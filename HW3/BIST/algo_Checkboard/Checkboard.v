==> flow/design.v <==
module Checkboard(
    clk,
    rst,
    checkboard_addr,
    checkboard_data_out,
    we_n,
    cs_n,
    test_done
);
input clk;
input rst;
output [3:0] checkboard_addr;
output [1:0] checkboard_data_out;
output we_n;
output cs_n;
output test_done;
reg [1:0] checkboard_data_out;
reg [3:0] checkboard_addr;
reg [6:0] counter;
reg [2:0] c_state;
reg [2:0] n_state;
wire test_done;
localparam IDLE = 3'b000;
localparam S1 = 3'b001;      
localparam S2 = 3'b010;      
localparam S3 = 3'b011;      
localparam FINISH = 3'b100;     
always @(posedge clk) begin
    if(!rst) c_state <= IDLE;
    else c_state <= n_state;
end
always @(*) begin
    case(c_state)
        IDLE: begin
            if(!rst) n_state = IDLE;
            else n_state = S1;
        end
        S1: begin
            if(counter == 16) n_state = S2;
            else n_state = S1;
        end
        S2: begin
            if(counter == 64) n_state = FINISH;
            else if(counter == 32) n_state = S3;
            else n_state = S2;
        end
        S3: begin
            if(counter == 48) n_state = S2;
            else n_state = S3;
        end
        FINISH: begin
            n_state = IDLE;
        end
        default: n_state = IDLE;
    endcase
end
always @(posedge clk) begin
    if(!rst) counter <= 0;
    else if(c_state == IDLE) counter <= 0;
    else if(c_state == S1) counter <= counter + 1;
    else if(c_state == S2) counter <= counter + 1;
    else if(c_state == S3) counter <= counter + 1;
    else if(c_state == FINISH) counter <= 0;
    else counter <= counter;
end
always @(posedge clk) begin
    if(!rst) checkboard_addr <= 0;
    else checkboard_addr <= counter[3:0];
end
always @(posedge clk) begin
    if(!rst) checkboard_data_out <= 0;
    else if(n_state == IDLE) checkboard_data_out <= 0;
    else if(n_state == S1) begin
        if(counter[3:0] == 0) checkboard_data_out <= 0;
        else if(counter[3:0] == 1) checkboard_data_out <= 3;
        else if(counter[3:0] == 2) checkboard_data_out <= 0;
        else if(counter[3:0] == 3) checkboard_data_out <= 3;
        else if(counter[3:0] == 4) checkboard_data_out <= 3;
        else if(counter[3:0] == 5) checkboard_data_out <= 0;
        else if(counter[3:0] == 6) checkboard_data_out <= 3;
        else if(counter[3:0] == 7) checkboard_data_out <= 0;
        else if(counter[3:0] == 8) checkboard_data_out <= 0;
        else if(counter[3:0] == 9) checkboard_data_out <= 3;
        else if(counter[3:0] == 10) checkboard_data_out <= 0;
        else if(counter[3:0] == 11) checkboard_data_out <= 3;
        else if(counter[3:0] == 12) checkboard_data_out <= 3;
        else if(counter[3:0] == 13) checkboard_data_out <= 0;
        else if(counter[3:0] == 14) checkboard_data_out <= 3;
        else if(counter[3:0] == 15) checkboard_data_out <= 0;
    end
    else if(n_state == S2) begin
        if(counter == 16) checkboard_data_out <= 0;
        else if(counter == 17) checkboard_data_out <= 3;
        else if(counter == 18) checkboard_data_out <= 0;
        else if(counter == 19) checkboard_data_out <= 3;
        else if(counter == 20) checkboard_data_out <= 3;
        else if(counter == 21) checkboard_data_out <= 0;
        else if(counter == 22) checkboard_data_out <= 3;
        else if(counter == 23) checkboard_data_out <= 0;
        else if(counter == 24) checkboard_data_out <= 0;
        else if(counter == 25) checkboard_data_out <= 3;
        else if(counter == 26) checkboard_data_out <= 0;
        else if(counter == 27) checkboard_data_out <= 3;
        else if(counter == 28) checkboard_data_out <= 3;
        else if(counter == 29) checkboard_data_out <= 0;
        else if(counter == 30) checkboard_data_out <= 3;
        else if(counter == 31) checkboard_data_out <= 0;
        else if(counter == 48) checkboard_data_out <= 3;
        else if(counter == 49) checkboard_data_out <= 0;
        else if(counter == 50) checkboard_data_out <= 3;
        else if(counter == 51) checkboard_data_out <= 0;
        else if(counter == 52) checkboard_data_out <= 0;
        else if(counter == 53) checkboard_data_out <= 3;
        else if(counter == 54) checkboard_data_out <= 0;
        else if(counter == 55) checkboard_data_out <= 3;
        else if(counter == 56) checkboard_data_out <= 3;
        else if(counter == 57) checkboard_data_out <= 0;
        else if(counter == 58) checkboard_data_out <= 3;
        else if(counter == 59) checkboard_data_out <= 0;
        else if(counter == 60) checkboard_data_out <= 0;
        else if(counter == 61) checkboard_data_out <= 3;
        else if(counter == 62) checkboard_data_out <= 0;
        else if(counter == 63) checkboard_data_out <= 3;
    end
    else if(n_state == S3) begin
        if(counter[3:0] == 0) checkboard_data_out <= 3;
        else if(counter[3:0] == 1) checkboard_data_out <= 0;
        else if(counter[3:0] == 2) checkboard_data_out <= 3;
        else if(counter[3:0] == 3) checkboard_data_out <= 0;
        else if(counter[3:0] == 4) checkboard_data_out <= 0;
        else if(counter[3:0] == 5) checkboard_data_out <= 3;
        else if(counter[3:0] == 6) checkboard_data_out <= 0;
        else if(counter[3:0] == 7) checkboard_data_out <= 3;
        else if(counter[3:0] == 8) checkboard_data_out <= 3;
        else if(counter[3:0] == 9) checkboard_data_out <= 0;
        else if(counter[3:0] == 10) checkboard_data_out <= 3;
        else if(counter[3:0] == 11) checkboard_data_out <= 0;
        else if(counter[3:0] == 12) checkboard_data_out <= 0;
        else if(counter[3:0] == 13) checkboard_data_out <= 3;
        else if(counter[3:0] == 14) checkboard_data_out <= 0;
        else if(counter[3:0] == 15) checkboard_data_out <= 3;
    end
    else checkboard_data_out <= checkboard_data_out;
end
assign test_done = (c_state == FINISH)? 1'b1 : 1'b0;
assign cs_n = 0;
assign we_n = (c_state == S2)? 1:0;
endmodule
## Reports on Checkboard

The steps from the RTL of Checkboard to its reports follow in flow order.
Line numbers count from 1 in the design file above.
Operators: Yosys type, input widths -> output width; for muxes data width and select width s.
Library cell names are shortened.
Not given: n/a

| set-up | value |
|---|---|
| design top | Checkboard |
| clock port | clk |
| standard-cell library | sky130hd |
| corner | tt_025C_1v80 |

## After elaboration

Counts by Yosys on the flattened word-level netlist (proc, flatten, opt, wreduce; memories kept). Register bits leave out memories and registers merged into their read ports (data or address). Print and check cells are left out. Cells with the same type and inputs are merged into one.

| cells by class | value |
|---|---|
| bitwise operators | 1 |
| reductions and logical operators | 9 |
| $add $sub $neg | 1 |
| multiplexer cells | 79 |
| equality and inequality tests | 58 |

Operators by type and width:

| kind | count |
|---|---|
| $mux 2 | 68 |
| $eq 7x6->1 const B | 17 |
| $eq 7x5->1 const B | 16 |
| $ne 34x2->1 const B | 1 |
| $eq 4x4->1 const B | 8 |
| $mux 7 | 4 |
| $ne 17x1->1 const B | 1 |
| $reduce_bool 17->1 | 1 |
| $eq 4x3->1 const B | 4 |
| $eq 3x2->1 const B | 4 |
| $pmux 3 s4 | 1 |
| $eq 4x2->1 const B | 2 |
| $add 7x1->7 const B | 1 |
| $eq 7x7->1 const B | 1 |
| $eq 3x1->1 const B | 2 |
| $logic_not 3->1 | 2 |
| $mux 1 | 5 |
| $reduce_or 2->1 | 2 |
| $eq 4x1->1 const B | 1 |
| $logic_not 4->1 | 1 |
| $reduce_and 4->1 | 1 |
| $reduce_bool 4->1 | 1 |
| $eq 3x3->1 const B | 1 |
| $reduce_bool 3->1 | 1 |
| $mux 3 | 1 |
| $not 1->1 | 1 |

| bit counts | value |
|---|---|
| elaborated cells | 152 |
| register bits after elaboration | 16 |

## Depth

Longest topological path by Yosys (ltp), each cell counted once; first at word level (registers and memories cut), then after technology mapping (sequential cells cut; the memories' decode and read muxes count).

| depth | value |
|---|---|
| depth after elaboration | 35 |
| ABC_AREA | 0 |
| mapped depth | 8 |

## Netlist

Yosys stat after the flow's synthesis: flattened, memories mapped to cells. It holds for the ABC_AREA given above (unset counts as 0); a run with the other value may have another netlist.
The area totals of this step are shown rounded.

| synthesis totals | value |
|---|---|
| buffer cells | 7 |
| mapped flip-flops | 17 |
| mapped area | 980 µm² |
| cells in the netlist | 120 |

Cells by type:

| type | count |
|---|---|
| dfxtp_1 | 17 |
| nor2_1 | 19 |
| ha_1 | 4 |
| a21oi_1 | 7 |
| o21ai_0 | 6 |
| a311oi_1 | 3 |
| nand2_1 | 7 |
| nand2b_1 | 4 |
| nor3_1 | 5 |
| nor4b_4 | 1 |
| inv_1 | 6 |
| mux2i_1 | 2 |
| nor2b_1 | 3 |
| a2111oi_2 | 1 |
| buf_4 | 2 |
| or4b_4 | 1 |
| and2_1 | 2 |
| and3_1 | 2 |

Not listed: further types 23, cells in them 28.

## Worst setup path after synthesis

Path of least setup slack by OpenSTA after synthesis, without wires, with an ideal clock, recovery checks aside; 20% of the period is set as input and as output delay. Where synthesis merged equal registers, the netlist keeps one of their names.

| timing post-synthesis | value |
|---|---|
| path type | register -> register |
| start | register counter[0] |
| end | register checkboard_data_out[0] |
| clock period | 2300 ps |
| slack | 113 ps |
| setup time | 103 ps |
| path delay | 2187 ps |
| arrival | 2084 ps |
| driving pins on the path | 9 |
| required time | 2197 ps |
| path buffers | 0 |
| launch time at the first pin | 0 ps |
| synthesis period reached | 2187 ps |

"path delay" is the arrival time less input delay plus setup time.
"driving pins on the path" counts driving pins, that of a launching flip-flop among them; a cell with two outputs on the path counts twice.
"synthesis period reached" = period - worst setup slack (recovery checks aside). The figure is calculated, with input and output delays left at 20% of the set period.
The rows between start and end are the longest chain of elaborated cells between them; the timing report does not say that the signal goes this way. Where chains are equally long, one stands for them.
A line is the first line of the expression or statement that the cell stems from. Yosys adds cells for indexed reads and writes and turns some case tables into memories.
At most two assigning lines are given for a register; there are more.

| on the way, post-synthesis | value |
|---|---|
| cell sequence | dfxtp_1 inv_1 ha_1 or3b_4 or4b_4 nor2_1 or2_2 nor3_1 a2111oi_2 |
| length of the longest elaborated chain | 35 |

Ends and longest elaborated chain, post-synthesis:

| item | line | source |
|---|---|---|
| start, declared | 19 | `reg [6:0] counter;` |
| start, assigned | 60 | `else if(c_state == S1) counter <= counter + 1;` |
| start, assigned | 61 | `else if(c_state == S2) counter <= counter + 1;` |
| $eq 7x6->1 | 123 | `else if(counter == 63) checkboard_data_out <= 3;` |
| $mux 2 | 123 |  |
| $mux 2 | 122 | `else if(counter == 62) checkboard_data_out <= 0;` |
| $mux 2 | 121 | `else if(counter == 61) checkboard_data_out <= 3;` |
| $mux 2 | 120 | `else if(counter == 60) checkboard_data_out <= 0;` |
| $mux 2 | 119 | `else if(counter == 59) checkboard_data_out <= 0;` |
| $mux 2 | 118 | `else if(counter == 58) checkboard_data_out <= 3;` |
| (+21 left out) | n/a |  |
| $mux 2 | 96 | `else if(counter == 20) checkboard_data_out <= 3;` |
| $mux 2 | 95 | `else if(counter == 19) checkboard_data_out <= 3;` |
| $mux 2 | 94 | `else if(counter == 18) checkboard_data_out <= 0;` |
| $mux 2 | 93 | `else if(counter == 17) checkboard_data_out <= 3;` |
| $mux 2 | 92 | `if(counter == 16) checkboard_data_out <= 0;` |
| $mux 2 | 91 | `else if(n_state == S2) begin` |
| $mux 2 | 73 | `else if(n_state == S1) begin` |
| end, assigned | 72 | `else if(n_state == IDLE) checkboard_data_out <= 0;` |
| end, assigned | 143 | `else checkboard_data_out <= checkboard_data_out;` |
| end, declared | 13 | `output [1:0] checkboard_data_out;` |

## Path in the finished layout

Path of least setup slack in the final report of run A (OpenROAD, finished layout, wires in). Where an end is a register, its clock arrival counts in the times.
The report prints the path's times to 10 ps; the period is as set.

| timing post-layout | value |
|---|---|
| path type | register -> register |
| start | register counter[1] |
| end | register checkboard_data_out[0] |
| arrival | 2510 ps |
| path buffers | 0 |
| slack | 10 ps |
| launch time at the first pin | 290 ps |
| clock period | 2320 ps |
| setup time | 90 ps |
| required time | 2520 ps |
| driving pins on the path | 9 |

The rows between start and end are the longest chain of elaborated cells between them; the timing report does not say that the signal goes this way. Where chains are equally long, one stands for them.
At most two assigning lines are given for a register; there are more.

| on the way, post-layout | value |
|---|---|
| cell sequence | dfxtp_1 inv_1 ha_1 or3b_4 or4b_4 nor2_1 or2_2 nor3_1 a2111oi_2 |
| length of the longest elaborated chain | 35 |

Ends and longest elaborated chain, post-layout:

| item | line | source |
|---|---|---|
| start, declared | 19 | `reg [6:0] counter;` |
| start, assigned | 60 | `else if(c_state == S1) counter <= counter + 1;` |
| start, assigned | 61 | `else if(c_state == S2) counter <= counter + 1;` |
| $eq 7x6->1 | 123 | `else if(counter == 63) checkboard_data_out <= 3;` |
| $mux 2 | 123 |  |
| $mux 2 | 122 | `else if(counter == 62) checkboard_data_out <= 0;` |
| $mux 2 | 121 | `else if(counter == 61) checkboard_data_out <= 3;` |
| $mux 2 | 120 | `else if(counter == 60) checkboard_data_out <= 0;` |
| $mux 2 | 119 | `else if(counter == 59) checkboard_data_out <= 0;` |
| $mux 2 | 118 | `else if(counter == 58) checkboard_data_out <= 3;` |
| (+21 left out) | n/a |  |
| $mux 2 | 96 | `else if(counter == 20) checkboard_data_out <= 3;` |
| $mux 2 | 95 | `else if(counter == 19) checkboard_data_out <= 3;` |
| $mux 2 | 94 | `else if(counter == 18) checkboard_data_out <= 0;` |
| $mux 2 | 93 | `else if(counter == 17) checkboard_data_out <= 3;` |
| $mux 2 | 92 | `if(counter == 16) checkboard_data_out <= 0;` |
| $mux 2 | 91 | `else if(n_state == S2) begin` |
| $mux 2 | 73 | `else if(n_state == S1) begin` |
| end, assigned | 72 | `else if(n_state == IDLE) checkboard_data_out <= 0;` |
| end, assigned | 143 | `else checkboard_data_out <= checkboard_data_out;` |
| end, declared | 13 | `output [1:0] checkboard_data_out;` |

Appendix: measured runs

Measured results for Checkboard: 2 stored runs of the Yosys and OpenROAD flow on sky130hd. The settings differ; the order carries no meaning. The constraints put input and output delay at 20% of the set period each and load the outputs with 0.01 pF.
"clock period achieved" means the clock period less the worst setup slack. The figure is calculated, with input and output delays left at 20% of the set period.
"critical setup path time" is the time allowed to the run's worst setup path (the clock period less input and output delay, where it has them) less its slack. Clock arrival times count: a late capture clock shortens it, a late launch clock lengthens it.
"critical setup path time" is given in steps of 10 ps.
Measured values are rounded.

## Run A

==> flow/run.sh <==
#!/bin/bash
# the make line also repeats the synthesis and layout settings of config.mk as NAME=value (left out here)
make -C /OpenROAD-flow-scripts/flow DESIGN_CONFIG=/design/flow/config.mk WORK_HOME=/design/flow/orfs CLKGATE_MAP_FILE= finish
==> flow/config.mk <==
export PLATFORM = sky130hd
export DESIGN_NAME = Checkboard
export DESIGN_NICKNAME = Checkboard
export VERILOG_FILES = /design/flow/design.v
export SDC_FILE = /design/flow/constraint.sdc
export NUM_CORES = 4
export LEC_CHECK = 0
export CAP_MARGIN = 20
export CORE_MARGIN = 2
export CORE_UTILIZATION = 40
export SETUP_SLACK_MARGIN = -0.12
export SLEW_MARGIN = 20
==> flow/constraint.sdc <==
create_clock -name core_clock -period 2.32 [get_ports {clk}]
set_input_delay 0.4640 -clock core_clock [delete_from_list [all_inputs] [get_ports {clk}]]
set_output_delay 0.4640 -clock core_clock [all_outputs]
set_load 0.01 [all_outputs]

| result of run A | value |
|---|---|
| chip area after synthesis (Yosys) | 980 µm² |
| die outline area | 2900 µm² |
| standard-cell area after routing | 1100 µm² |
| post-route worst hold slack | 520 ps |
| critical setup path time | 2310 ps |
| worst path kind | register -> register |
| clock period achieved | 2308 ps |
| smallest setup slack | 12 ps |

## Run B

==> flow/run.sh <==
#!/bin/bash
# the make line also repeats the synthesis and layout settings of config.mk as NAME=value (left out here)
make -C /OpenROAD-flow-scripts/flow DESIGN_CONFIG=/design/flow/config.mk WORK_HOME=/design/flow/orfs CLKGATE_MAP_FILE= finish
==> flow/config.mk <==
export PLATFORM = sky130hd
export DESIGN_NAME = Checkboard
export DESIGN_NICKNAME = Checkboard
export VERILOG_FILES = /design/flow/design.v
export SDC_FILE = /design/flow/constraint.sdc
export NUM_CORES = 4
export LEC_CHECK = 0
export ABC_AREA = 0
export CAP_MARGIN = 20
export CELL_PAD_IN_SITES_DETAIL_PLACEMENT = 1
export CORE_ASPECT_RATIO = 0.83
export CORE_MARGIN = 2
export CORE_UTILIZATION = 52
export CTS_CLUSTER_DIAMETER = 270
export HOLD_SLACK_MARGIN = 0.29
export PLACE_DENSITY_LB_ADDON = 0.17
export SLEW_MARGIN = 35
export TNS_END_PERCENT = 55
==> flow/constraint.sdc <==
create_clock -name core_clock -period 4.03 [get_ports {clk}]
set_input_delay 0.8060 -clock core_clock [delete_from_list [all_inputs] [get_ports {clk}]]
set_output_delay 0.8060 -clock core_clock [all_outputs]
set_load 0.01 [all_outputs]

| result of run B | value |
|---|---|
| chip area after synthesis (Yosys) | 980 µm² |
| die outline area | 2300 µm² |
| standard-cell area after routing | 1100 µm² |
| post-route worst hold slack | 520 ps |
| critical setup path time | 2490 ps |
| worst path kind | register -> register |
| clock period achieved | 2490 ps |
| smallest setup slack | 1500 ps |
