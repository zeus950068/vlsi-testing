==> flow/design.v <==
module SRAM(
	clk,
	rst_n, 
	we_n, 
	cs_n, 
	data_in, 
	data_out,
	addr
);
input clk;
input rst_n;
input we_n;
input cs_n;    
input [1:0] data_in;
input [3:0] addr;
output [1:0] data_out;
reg [1:0] data_out;
reg [7:0] mem [3:0];
wire data0;
wire data1;
assign data0 = data_in[0];
assign data1 = data_in[1];
always @(posedge clk or negedge rst_n) begin
	if(!rst_n) begin
		mem[0] <= 0;
		mem[1] <= 0;
		mem[2] <= 0;
		mem[3] <= 0;
	end
	else begin
		if((cs_n == 0) && (we_n == 0)) begin
			case(addr)
				0: begin
					mem[0][0] <= data0;
					mem[0][4] <= data1;
				end
				1: begin
					mem[0][1] <= data0;
					mem[0][5] <= data1;
				end
				2: begin
					mem[0][2] <= data0;
					mem[0][6] <= data1;
				end
				3: begin
					mem[0][3] <= data0;
					mem[0][7] <= data1;
				end
				4: begin
					mem[1][0] <= data0;
					mem[1][4] <= data1;
				end
				5: begin
					mem[1][1] <= data0;
					mem[1][5] <= data1;
				end
				6: begin
					mem[1][2] <= data0;
					mem[1][6] <= data1;
				end
				7: begin
					mem[1][3] <= data0;
					mem[1][7] <= data1;
				end
				8: begin
					mem[2][0] <= data0;
					mem[2][4] <= data1;
				end
				9: begin
					mem[2][1] <= data0;
					mem[2][5] <= data1;
				end
				10: begin
					mem[2][2] <= data0;
					mem[2][6] <= data1;
				end
			    11: begin
					mem[2][3] <= data0;
					mem[2][7] <= data1;
				end
				12: begin
					mem[3][0] <= data0;
					mem[3][4] <= data1;
				end
				13: begin
					mem[3][1] <= data0;
					mem[3][5] <= data1;
				end
				14: begin
					mem[3][2] <= data0;
					mem[3][6] <= data1;
				end
				15: begin
					mem[3][3] <= data0;
					mem[3][7] <= data1;
				end
			endcase
		end	
	end
end
always @(posedge clk or negedge rst_n) begin
	if(!rst_n) data_out <= 'bx;
	else if((we_n == 1) && (cs_n == 0)) data_out <= {mem[addr[3:2]][addr[1:0] + 4], mem[addr[3:2]][addr[1:0]]};
	else data_out <= 'bx;
end
endmodule
* Step by step through the tools: SRAM
Tool output for the design above, in the order of the flow.
Line numbers count from 1 in the design file above.
Operators carry their Yosys type and port widths (W data, S select, Z words).
Library cell names are shortened.
The mark n/a stands for no value.
- Top :: SRAM
- Clock :: clk
- Library :: sky130hd
- Timing corner :: tt_025C_1v80

* Word-level counts
Yosys after proc, flatten, opt, wreduce and memory -nomap, before mapping. Enables and synchronous resets that opt folds into registers are not counted as muxes. Print and check cells are not counted. Equal cells are merged and count once.
- RAM bits :: 0
- Clocked read ports x word width :: 0
- Bits of input ports :: 10
- Bits in latches :: 0
- Memory bits (read-only) :: 0
- Word-level cells :: 79
- Memory cells :: 0
- Output and inout bits :: 2
- Register bits after elaboration :: 34
- Order comparisons :: 0
- Shift operators :: 2
- Divide/modulo/power cells :: 0
- Multiplexer cells :: 3
- Multiply operators :: 0
- Add/subtract/negate cells :: 1
- Equality and inequality tests :: 18
- Bitwise logic cells :: 2
- Reductions and logical operators :: 20
** Operators by type and width (count)
- $reduce_and A2 Y1 :: 16
- $eq A4 B4 Y1 const B :: 8
- $pmux W8 S4 :: 1
- $eq A4 B3 Y1 const B :: 4
- $eq A4 B2 Y1 const B :: 2
- $shiftx A8 B2 Y1 :: 1
- $shiftx A8 B5 Y1 :: 1
- $mux W8 :: 1
- $eq A2 B2 Y1 const B :: 2
- $add A2 B3 Y4 const B :: 1
- $eq A4 B1 Y1 const B :: 1
- $logic_not A4 Y1 :: 1
- $logic_and A1 B1 Y1 :: 2
- $not A1 Y1 :: 2
- $eq A2 B1 Y1 const B :: 1
- $logic_not A2 Y1 :: 1
- $mux W2 :: 1

* Longest topological paths
Longest topological path by Yosys (ltp), each cell counted once; first at word level (registers and memories cut), then after technology mapping (sequential cells cut; the memories' decode and read muxes count).
- Depth in word-level cells :: 5
- ABC_AREA :: 0
- Gate-level depth with buffers :: 4
- Gate-level depth less buffers :: 3

* After synthesis
Yosys stat after the flow's synthesis: flattened, memories mapped to cells. It holds for the ABC_AREA given above (unset counts as 0); a run with the other value may have another netlist.
- Mapped area :: 1641.6 um^2
- Buffer cells :: 4
- Sequential area :: 850.8 um^2
- Mapped cells :: 109
- Flip-flop cells :: 34
** Cells by type
- dfrtp_1 :: count 34, area in all 850.816 um^2
- mux2_2 :: count 32, area in all 360.346 um^2
- mux4_1 :: count 6, area in all 157.651 um^2
- nand2_1 :: count 14, area in all 52.55 um^2
- mux4_2 :: count 2, area in all 45.043 um^2
- nor4b_2 :: count 2, area in all 30.029 um^2
- buf_6 :: count 2, area in all 22.522 um^2
- nor4_4 :: count 1, area in all 21.27 um^2
- nand3_1 :: count 4, area in all 20.019 um^2
- and3_1 :: count 3, area in all 18.768 um^2
- a22oi_1 :: count 2, area in all 15.014 um^2
- and4bb_2 :: count 1, area in all 12.512 um^2
- nor2b_1 :: count 2, area in all 12.512 um^2
- and3_4 :: count 1, area in all 11.261 um^2
- clkbuf_1 :: count 2, area in all 7.507 um^2
- nor2_1 :: count 1, area in all 3.754 um^2

* Path before layout
Source: OpenSTA report_checks on the synthesized netlist (no wires, ideal clock, input and output delay 20% of the period each), path of least setup slack; recovery checks are left aside. Register names are those of the netlist, which keeps one name where synthesis merged equal registers.
- Path type :: in2reg
- From :: input addr[3]
- To :: register mem[0][3]
- Path delay :: 1.088 ns
- Stages on the path :: 4
- External input delay :: 0.324 ns
- Time at the first pin :: 0.324 ns
- Arrival time :: 1.287 ns
- Setup time :: 0.125 ns
- Data required time :: 1.495 ns
- Buffers on the path :: 1
- Clock period :: 1.62 ns
- Path slack :: 0.209 ns
- Synthesis period reached :: 1.411 ns
"path delay" = arrival - input delay + setup time.
"stages on the path" counts driving pins, that of a launching flip-flop among them; a cell with two outputs on the path counts twice.
"synthesis period reached" = period - worst setup slack (recovery checks aside). The figure is calculated, with input and output delays left at 20% of the set period.
The rows between start and end are the longest chain of elaborated cells between them; the timing report does not say that the signal goes this way. Where chains are equally long, one stands for them.
A line is the first line of the expression or statement that the cell stems from. Yosys adds cells for indexed reads and writes and turns some case tables into memories.
- Path through :: buf_6 nor4_4 and3_1 mux2_2
- Cells in the longest elaborated chain :: 2
- Elaborated cells between the ends (all ways) :: 2
- Source lines of those cells :: 1
- Classes of those cells :: 1 x eq/ne; 1 x reduce/logical
** RTL lines, path after synthesis
- from (decl) :: RTL line 15 : input [3:0] addr;
- $eq A4 B2 Y1 :: RTL line 32 : case(addr)
- $reduce_and A2 Y1
- to (assign) :: RTL line 25 : mem[0] <= 0;
- to (assign) :: RTL line 46 : mem[0][3] <= data0;
- to (decl) :: RTL line 18 : reg [7:0] mem [3:0];

* Path in the finished layout
Path of least setup slack in the final report of run 1 (OpenROAD, finished layout, wires in). Where an end is a register, its clock arrival counts in the times.
- Path type :: reg2reg
- From :: register mem[3][4]
- To :: register data_out
- Buffers on the path :: 0
- Time at the first pin :: 0.30 ns
- Data required time :: 1.65 ns
- Stages on the path :: 4
- Setup time :: 0.12 ns
- Arrival time :: 1.57 ns
- Clock period :: 1.48 ns
- Path slack :: 0.09 ns
An end named without its bit number is one bit of that signal or, where synthesis recoded a state register, one of its new flip-flops.
A register here has more assigning lines than the two given.
- Path through :: dfrtp_1 mux4_2 a22oi_2 nand3_2
** RTL lines, path post-layout
- from (decl) :: RTL line 18 : reg [7:0] mem [3:0];
- from (assign) :: RTL line 28 : mem[3] <= 0;
- from (assign) :: RTL line 83 : mem[3][4] <= data1;
- to (assign) :: RTL line 102 : if(!rst_n) data_out <= 'bx;
- to (assign) :: RTL line 103 : else if((we_n == 1) && (cs_n == 0)) data_out <= {mem[addr[3:2]][addr[1:0] + 4], mem[addr[3:2]][addr[1:0]]};
- to (decl) :: RTL line 16 : output [1:0] data_out;
No chain of elaborated cells between the ends is given.

Subject: SRAM on sky130hd, stored results

Hello all,

SRAM through Yosys and OpenROAD on sky130hd: 2 stored runs, unordered, with their settings and measured results. The constraints put input and output delay at 20% of the set period each and load the outputs with 0.01 pF.
"worst setup path time": the worst setup path's part of the clock period (all of it between registers, 20% less for each end at a port) less its slack. A launch clock that arrives late makes it longer, a capture clock that arrives late makes it shorter.

* Run 1
** Files
==> flow/run.sh <==
#!/bin/bash
# the make line also repeats the synthesis and layout settings of config.mk as NAME=value (left out here)
make -C /OpenROAD-flow-scripts/flow DESIGN_CONFIG=/design/flow/config.mk WORK_HOME=/design/flow/orfs CLKGATE_MAP_FILE= finish
==> flow/config.mk <==
export PLATFORM = sky130hd
export DESIGN_NAME = SRAM
export DESIGN_NICKNAME = SRAM
export VERILOG_FILES = /design/flow/design.v
export SDC_FILE = /design/flow/constraint.sdc
export NUM_CORES = 4
export LEC_CHECK = 0
export CAP_MARGIN = 20
export CELL_PAD_IN_SITES_DETAIL_PLACEMENT = 2
export CORE_ASPECT_RATIO = 0.61
export CORE_MARGIN = 2
export CORE_UTILIZATION = 45
export CTS_CLUSTER_SIZE = 24
export SETUP_SLACK_MARGIN = 0.22
export SLEW_MARGIN = 0
export TNS_END_PERCENT = 50
==> flow/constraint.sdc <==
create_clock -name core_clock -period 1.48 [get_ports {clk}]
set_input_delay 0.2960 -clock core_clock [delete_from_list [all_inputs] [get_ports {clk}]]
set_output_delay 0.2960 -clock core_clock [all_outputs]
set_load 0.01 [all_outputs]
** Results
- Utilization after layout :: 60.3%
- Standard-cell area after layout :: 2,143.3 um^2
- Worst setup path time :: 1.39 ns
- Type of the worst setup path :: reg2reg
- Die area :: 4,161.7 um^2
- Worst setup slack after layout :: 0.085 ns
- Cell area after synthesis :: 1,641.6 um^2

* Run 2
** Files
==> flow/run.sh <==
#!/bin/bash
# the make line also repeats the synthesis and layout settings of config.mk as NAME=value (left out here)
make -C /OpenROAD-flow-scripts/flow DESIGN_CONFIG=/design/flow/config.mk WORK_HOME=/design/flow/orfs CLKGATE_MAP_FILE= finish
==> flow/config.mk <==
export PLATFORM = sky130hd
export DESIGN_NAME = SRAM
export DESIGN_NICKNAME = SRAM
export VERILOG_FILES = /design/flow/design.v
export SDC_FILE = /design/flow/constraint.sdc
export NUM_CORES = 4
export LEC_CHECK = 0
export CAP_MARGIN = 20
export CELL_PAD_IN_SITES_GLOBAL_PLACEMENT = 0
export CORE_ASPECT_RATIO = 1.31
export CORE_MARGIN = 2
export CORE_UTILIZATION = 44
export CTS_CLUSTER_SIZE = 91
export HOLD_SLACK_MARGIN = -0.06
export PLACE_DENSITY_LB_ADDON = 0.07
export SLEW_MARGIN = 10
==> flow/constraint.sdc <==
create_clock -name core_clock -period 1.11 [get_ports {clk}]
set_input_delay 0.2220 -clock core_clock [delete_from_list [all_inputs] [get_ports {clk}]]
set_output_delay 0.2220 -clock core_clock [all_outputs]
set_load 0.01 [all_outputs]
** Results
- Standard-cell area after layout :: 2,210.9 um^2
- Die area :: 4,239.9 um^2
- Worst setup path time :: 1.26 ns
- Type of the worst setup path :: reg2reg
- Cell area after synthesis :: 1,641.6 um^2
- Worst setup slack after layout :: -0.146 ns
- Utilization after layout :: 61.5%

Thanks
