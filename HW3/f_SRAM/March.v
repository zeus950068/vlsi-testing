==> flow/design.v <==
module March(
    clk,
    rst,
    march_addr,
    march_data_out,
	we_n,
	cs_n,
	test_done
);
input clk;
input rst;
output [3:0] march_addr;
output [1:0] march_data_out;
output we_n;
output cs_n;
output test_done;
reg [6:0] counter;
reg [3:0] c_state;
reg [3:0] n_state;
reg [1:0] march_data_out;
reg we_n;
wire test_done;
localparam IDLE = 4'b0000;    
localparam S1 = 4'b0001;      
localparam S2 = 4'b0010;      
localparam S3 = 4'b0011;	  
localparam S4 = 4'b0100;	  
localparam S5 = 4'b0110;	  
localparam S6 = 4'b0111;      
localparam S7 = 4'b1000;      
localparam S8 = 4'b1001;
localparam S9 = 4'b1010;
localparam S10 = 4'b1011;
localparam FINISH = 4'b1100;
always @(posedge clk) begin
	if(!rst) c_state <= IDLE;
	else c_state <= n_state;
end
always @(*) begin
	case(c_state)
		IDLE: begin		
			if(counter == 0) n_state = S1;
			else n_state = IDLE;
		end
		S1: begin		
			if(counter[3:0] < 15) n_state = S1;
            else if(counter == 79) n_state = FINISH;
			else n_state = S2;
		end
		S2: n_state = S3;
		S3: n_state = S4;
		S4: begin
			if (counter[3:0] != 15) n_state = S2;
			else  n_state = S5; 
		end
		S5: n_state = S6;
		S6: n_state = S7;
		S7: begin
			if (counter[3:0] != 15) n_state = S5;
			else  n_state = S8; 
		end
		S8: n_state = S9;
		S9: n_state = S10;
		S10: begin
			if (counter[3:0] != 15) n_state = S8;
			else  n_state = S1; 
		end
		default: n_state = IDLE;
	endcase			
end
always @(posedge clk) begin
    if(!rst) counter <= 0;
	else if (c_state == IDLE) counter <= 0;
	else if (c_state == S1) counter <= counter + 1;
	else if (c_state == S4) counter <= counter + 1;
	else if (c_state == S7) counter <= counter + 1;
	else if (c_state == S10) counter <= counter + 1;  
	else counter <= counter;
end
always @(posedge clk) begin
    if(!rst) march_data_out <= 2'b00;
	else if(n_state == S1) march_data_out <= 2'b00;
	else if (n_state == S2) march_data_out <= 2'b00;
	else if (n_state == S3) march_data_out <= 2'b01;
	else if (n_state == S4) march_data_out <= 2'b01;
	else if (n_state == S5) march_data_out <= 2'b01;
	else if (n_state == S6) march_data_out <= 2'b11;
	else if (n_state == S7) march_data_out <= 2'b11;
	else if (n_state == S8) march_data_out <= 2'b11;
	else if (n_state == S9) march_data_out <= 2'b10;
	else if (n_state == S10) march_data_out <= 2'b10;
	else march_data_out<= march_data_out;
end
always @(posedge clk) begin
	if(!rst) we_n <= 0;
	else if(n_state == S1) we_n <= 0;
	else if (n_state == S2) we_n <= 1;
	else if (n_state == S3) we_n <= 0;
	else if (n_state == S4) we_n <= 1;
	else if (n_state == S5) we_n <= 1;
	else if (n_state == S6) we_n <= 0;
	else if (n_state == S7) we_n <= 1;
	else if (n_state == S8) we_n <= 1;
	else if (n_state == S9) we_n <= 0;
	else if (n_state == S10) we_n <= 1;
	else we_n <= we_n;
end
assign march_addr = (counter < 32)? (counter[3:0]):(~counter[3:0]);
assign cs_n = 0;
assign test_done = (c_state == FINISH)? 1'b1 : 1'b0;
endmodule
# Reports on March

Tool output for the design above, in the order of the flow.
Lines are those of the file above, counted from 1.
Not given: -

Top: March
Clock: clk
Standard-cell library: sky130hd
Corner: tt_025C_1v80

# Elaborated design

Source: Yosys, flattened and elaborated, memories not mapped. Widths are those after wreduce. Registers that Yosys merges into a memory's read port (data or address) are not register bits. Print and check cells do not count. Equal cells are merged and count once.

Output and inout bits: 9
Elaborated cells: 73
Input port bits: 2
Flip-flop bits (word level): 14

Magnitude comparators: 2
Add/subtract/negate cells: 1
Equality and inequality tests: 23
Reductions and logical operators: 10
Bitwise operators: 2
Muxes and demuxes: 30

Operators with widths:

| operator                                            | count |
| parallel mux 4 bit (select 11 bit)                  | 1 |
| equality test 4 bit with constant B                 | 9 |
| 2-to-1 mux 7 bit                                    | 4 |
| equality test 4 x 3 -> 1 bit with constant B        | 6 |
| 2-to-1 mux 4 bit                                    | 5 |
| equality test 4 x 2 -> 1 bit with constant B        | 4 |
| 2-to-1 mux 1 bit                                    | 14 |
| 2-to-1 mux 2 bit                                    | 5 |
| nonzero test 9 bit                                  | 1 |
| equality test 4 x 1 -> 1 bit with constant B        | 2 |
| nonzero test 8 bit                                  | 1 |
| adder 7 x 1 -> 7 bit with constant B                | 1 |
| less-than comparator 7 x 6 -> 1 bit with constant B | 1 |
| equality test 7 bit with constant B                 | 1 |
| zero test 7 bit                                     | 1 |
| OR reduction 6 bit                                  | 1 |
| nonzero test 5 bit                                  | 1 |
| OR reduction 2 bit                                  | 2 |
| less-than comparator 4 bit with constant B          | 1 |
| != test 4 bit with constant B                       | 1 |
| NOT 4 bit                                           | 1 |
| zero test 4 bit                                     | 1 |
| nonzero test 4 bit                                  | 1 |
| OR reduction 3 bit                                  | 1 |
| 2-to-1 mux 3 bit                                    | 1 |
| NOT 1 bit                                           | 1 |

# Longest topological paths

Longest topological path by Yosys (ltp), each cell counted once; first at word level (registers and memories cut), then after technology mapping (sequential cells cut; the memories' decode and read muxes count).

Word-level depth: 14
ABC_AREA: 0
Mapped depth: 9
Mapped depth without buffers: 8

# Netlist

The flow's flattened synthesis, as Yosys stat reports it; memories are mapped. The netlist is that of the ABC_AREA named above (0 if unset); the other value can give another one.

Buffer cells: 4
Area of sequential cells: 0.0004404 mm²
Mapped cells: 121
Flip-flops: 22
Mapped area: 0.001061 mm²

Cells by type:

| cell type                 | count | total area (µm²) |
| sky130_fd_sc_hd__dfxtp_1  | 22    | 440.422 |
| sky130_fd_sc_hd__xnor2_1  | 9     | 78.826 |
| sky130_fd_sc_hd__nor2_1   | 17    | 63.811 |
| sky130_fd_sc_hd__nand2_1  | 11    | 41.29 |
| sky130_fd_sc_hd__and2_1   | 6     | 37.536 |
| sky130_fd_sc_hd__a21oi_1  | 5     | 25.024 |
| sky130_fd_sc_hd__and3_1   | 4     | 25.024 |
| sky130_fd_sc_hd__ha_1     | 2     | 25.024 |
| sky130_fd_sc_hd__nand3_1  | 4     | 20.019 |
| sky130_fd_sc_hd__nor3_1   | 4     | 20.019 |
| sky130_fd_sc_hd__nand3_4  | 1     | 17.517 |
| sky130_fd_sc_hd__o32ai_2  | 1     | 16.266 |
| sky130_fd_sc_hd__buf_4    | 2     | 15.014 |
| sky130_fd_sc_hd__inv_1    | 4     | 15.014 |
| sky130_fd_sc_hd__nor4b_2  | 1     | 15.014 |
| sky130_fd_sc_hd__and4bb_1 | 1     | 12.512 |
| sky130_fd_sc_hd__nand2_2  | 2     | 12.512 |
| sky130_fd_sc_hd__nor4_1   | 2     | 12.512 |

Not listed: further types 22, cells in them 23.

# Path before layout

Path of least setup slack by OpenSTA after synthesis, without wires, with an ideal clock, recovery checks aside; 20% of the period is set as input and as output delay. Where synthesis merged equal registers, the netlist keeps one of their names.

Path kind: register -> register
From: register counter[0]
To: register we_n
Required time: 2362 ps
Path slack: 798 ps
Stages on the path: 9
Clock period: 2490 ps
Data arrival time: 1565 ps
Path buffers: 1
Library setup time: 128 ps
Path delay: 1693 ps
Launch time at the first pin: 0 ps
Period reached after synthesis: 1692 ps

"path delay" = arrival - input delay + setup time.
"stages on the path": output pins that drive a net of the path, with the launching flip-flop's if there is one; two outputs of one cell count as two.
"period reached after synthesis" is the clock period less the worst setup slack; recovery checks do not enter. This is arithmetic on one report: input and output delays are still those of the set period (20% each).
The rows between start and end are the longest chain of elaborated cells between them; the timing report does not say that the signal goes this way. Where chains are equally long, one stands for them.
Each line given opens the expression or statement behind the cell; cells for indexed reads and writes are added by Yosys, which also makes memories of some case tables.
At most two assigning lines are given for a register; there are more.

Path through: sky130_fd_sc_hd__dfxtp_1 sky130_fd_sc_hd__ha_1 sky130_fd_sc_hd__and3_1 sky130_fd_sc_hd__buf_4 sky130_fd_sc_hd__o311ai_1 sky130_fd_sc_hd__and3_4 sky130_fd_sc_hd__nand2_2 sky130_fd_sc_hd__a21oi_1 sky130_fd_sc_hd__o32ai_2
Length of the longest elaborated chain: 14
Elaborated cells between the ends (all ways): 32
Classes of those cells: 1 x compare; 12 x eq/ne; 16 x mux; 3 x reduce/logical

RTL lines, path post-synthesis:

| what                               | line | RTL |
| start, declared                    | 17   | `reg [6:0] counter;` |
| start, assigned                    | 74   | `else if (c_state == S1) counter <= counter + 1;` |
| start, assigned                    | 75   | `else if (c_state == S4) counter <= counter + 1;` |
| equality test 7 bit                | 47   | `else if(counter == 79) n_state = FINISH;` |
| 2-to-1 mux 4 bit                   | 47   |  |
| 2-to-1 mux 4 bit                   | 46   | `if(counter[3:0] < 15) n_state = S1;` |
| parallel mux 4 bit (select 11 bit) | 40   | `case(c_state)` |
| equality test 4 bit                | 105  | `else if (n_state == S10) we_n <= 1;` |
| 2-to-1 mux 1 bit                   | 105  |  |
| 2-to-1 mux 1 bit                   | 104  | `else if (n_state == S9) we_n <= 0;` |
| 2-to-1 mux 1 bit                   | 103  | `else if (n_state == S8) we_n <= 1;` |
| 2-to-1 mux 1 bit                   | 102  | `else if (n_state == S7) we_n <= 1;` |
| 2-to-1 mux 1 bit                   | 101  | `else if (n_state == S6) we_n <= 0;` |
| 2-to-1 mux 1 bit                   | 100  | `else if (n_state == S5) we_n <= 1;` |
| 2-to-1 mux 1 bit                   | 99   | `else if (n_state == S4) we_n <= 1;` |
| 2-to-1 mux 1 bit                   | 98   | `else if (n_state == S3) we_n <= 0;` |
| 2-to-1 mux 1 bit                   | 97   | `else if (n_state == S2) we_n <= 1;` |
| end, assigned                      | 97   |  |
| end, assigned                      | 106  | `else we_n <= we_n;` |
| end, declared                      | 14   | `output we_n;` |

# Timing after layout

From the final timing report of entry A: the path of least setup slack in the routed layout; clock arrival at registers is part of the times.
The path's times are printed in steps of 10 ps; the period is the one set.

Path kind: register -> output
From: register counter[5]
To: output march_addr[1]
External output delay: 610 ps
Launch time at the first pin: 310 ps
Clock period: 3070 ps
Path buffers: 1
Path slack: 680 ps
Data arrival time: 1770 ps
Stages on the path: 4
Required time: 2460 ps

The rows between start and end are the longest chain of elaborated cells between them; the timing report does not say that the signal goes this way. Where chains are equally long, one stands for them.
At most two assigning lines are given for a register; there are more.

Path through: sky130_fd_sc_hd__dfxtp_1 sky130_fd_sc_hd__nor2_2 sky130_fd_sc_hd__xnor2_1 sky130_fd_sc_hd__clkdlybuf4s50_1
Length of the longest elaborated chain: 2
Elaborated cells between the ends (all ways): 2
RTL lines with such cells: 1
Classes of those cells: 1 x compare; 1 x mux

RTL lines, path post-layout:

| what                                | line | RTL |
| start, declared                     | 17   | `reg [6:0] counter;` |
| start, assigned                     | 74   | `else if (c_state == S1) counter <= counter + 1;` |
| start, assigned                     | 75   | `else if (c_state == S4) counter <= counter + 1;` |
| less-than comparator 7 x 6 -> 1 bit | 108  | `assign march_addr = (counter < 32)? (counter[3:0]):(~counter[3:0]);` |
| 2-to-1 mux 4 bit                    | 108  |  |
| end, declared                       | 12   | `output [3:0] march_addr;` |

Appendix: measured runs

Measured results for March: 2 stored runs of the Yosys and OpenROAD flow on sky130hd. The settings differ; the order carries no meaning. The constraints put input and output delay at 20% of the set period each and load the outputs with 0.01 pF.
By "reached clock period" is meant the clock period of the run minus its worst setup slack. This is arithmetic on one report: input and output delays are still those of the set period (20% each).
"worst path time" = time allowed to the worst setup path (clock period - input delay - output delay, where it has them) - its slack; a late launch clock adds to it, a late capture clock takes from it.
By "total design power" is meant OpenSTA's value without simulated activity: inputs other than the clock are taken to toggle once in ten clock periods, and the tool carries that through the logic.
"worst path time" is given in steps of 10 ps.
Among the settings, n/a means not set for that run.

| item                                    | entry A            | entry B            |
| period_ns                               | 3.07               | 2.26               |
| CORE_UTILIZATION                        | 55                 | 33                 |
| SETUP_SLACK_MARGIN                      | 0.42               | n/a                |
| PLACE_DENSITY_LB_ADDON                  | 0.12               | n/a                |
| HOLD_SLACK_MARGIN                       | -0.08              | 0.2                |
| CORE_MARGIN                             | 5                  | 6                  |
| GPL_TIMING_DRIVEN                       | 0                  | n/a                |
| CTS_CLUSTER_SIZE                        | 38                 | 98                 |
| SLEW_MARGIN                             | 20                 | 40                 |
| MIN_ROUTING_LAYER                       | met1               | n/a                |
| CAP_MARGIN                              | 20                 | 20                 |
| PLACE_DENSITY                           | n/a                | 0.78               |
| CORE_ASPECT_RATIO                       | n/a                | 1.01               |
| CELL_PAD_IN_SITES_DETAIL_PLACEMENT      | n/a                | 0                  |
| MAX_ROUTING_LAYER                       | n/a                | met4               |
| total design power (mW)                 | 0.5573             | 0.6686             |
| final worst hold slack (ps)             | 456                | 476                |
| full die area (mm²)                     | 0.0029074          | 0.0047199          |
| standard-cell area after layout (mm²)   | 0.0012349          | 0.0012249          |
| post-route setup TNS (ps)               | 0                  | 0                  |
| worst path time (ps)                    | 1770               | 1680               |
| worst setup path type                   | register -> output | register -> output |
| chip area after synthesis (Yosys) (mm²) | 0.001061           | 0.001061           |
| setup slack of the critical path (ps)   | 683                | 131                |
| reached clock period (ps)               | 2387               | 2129               |
| utilization in the final report (%)     | 69.3               | 40.5               |
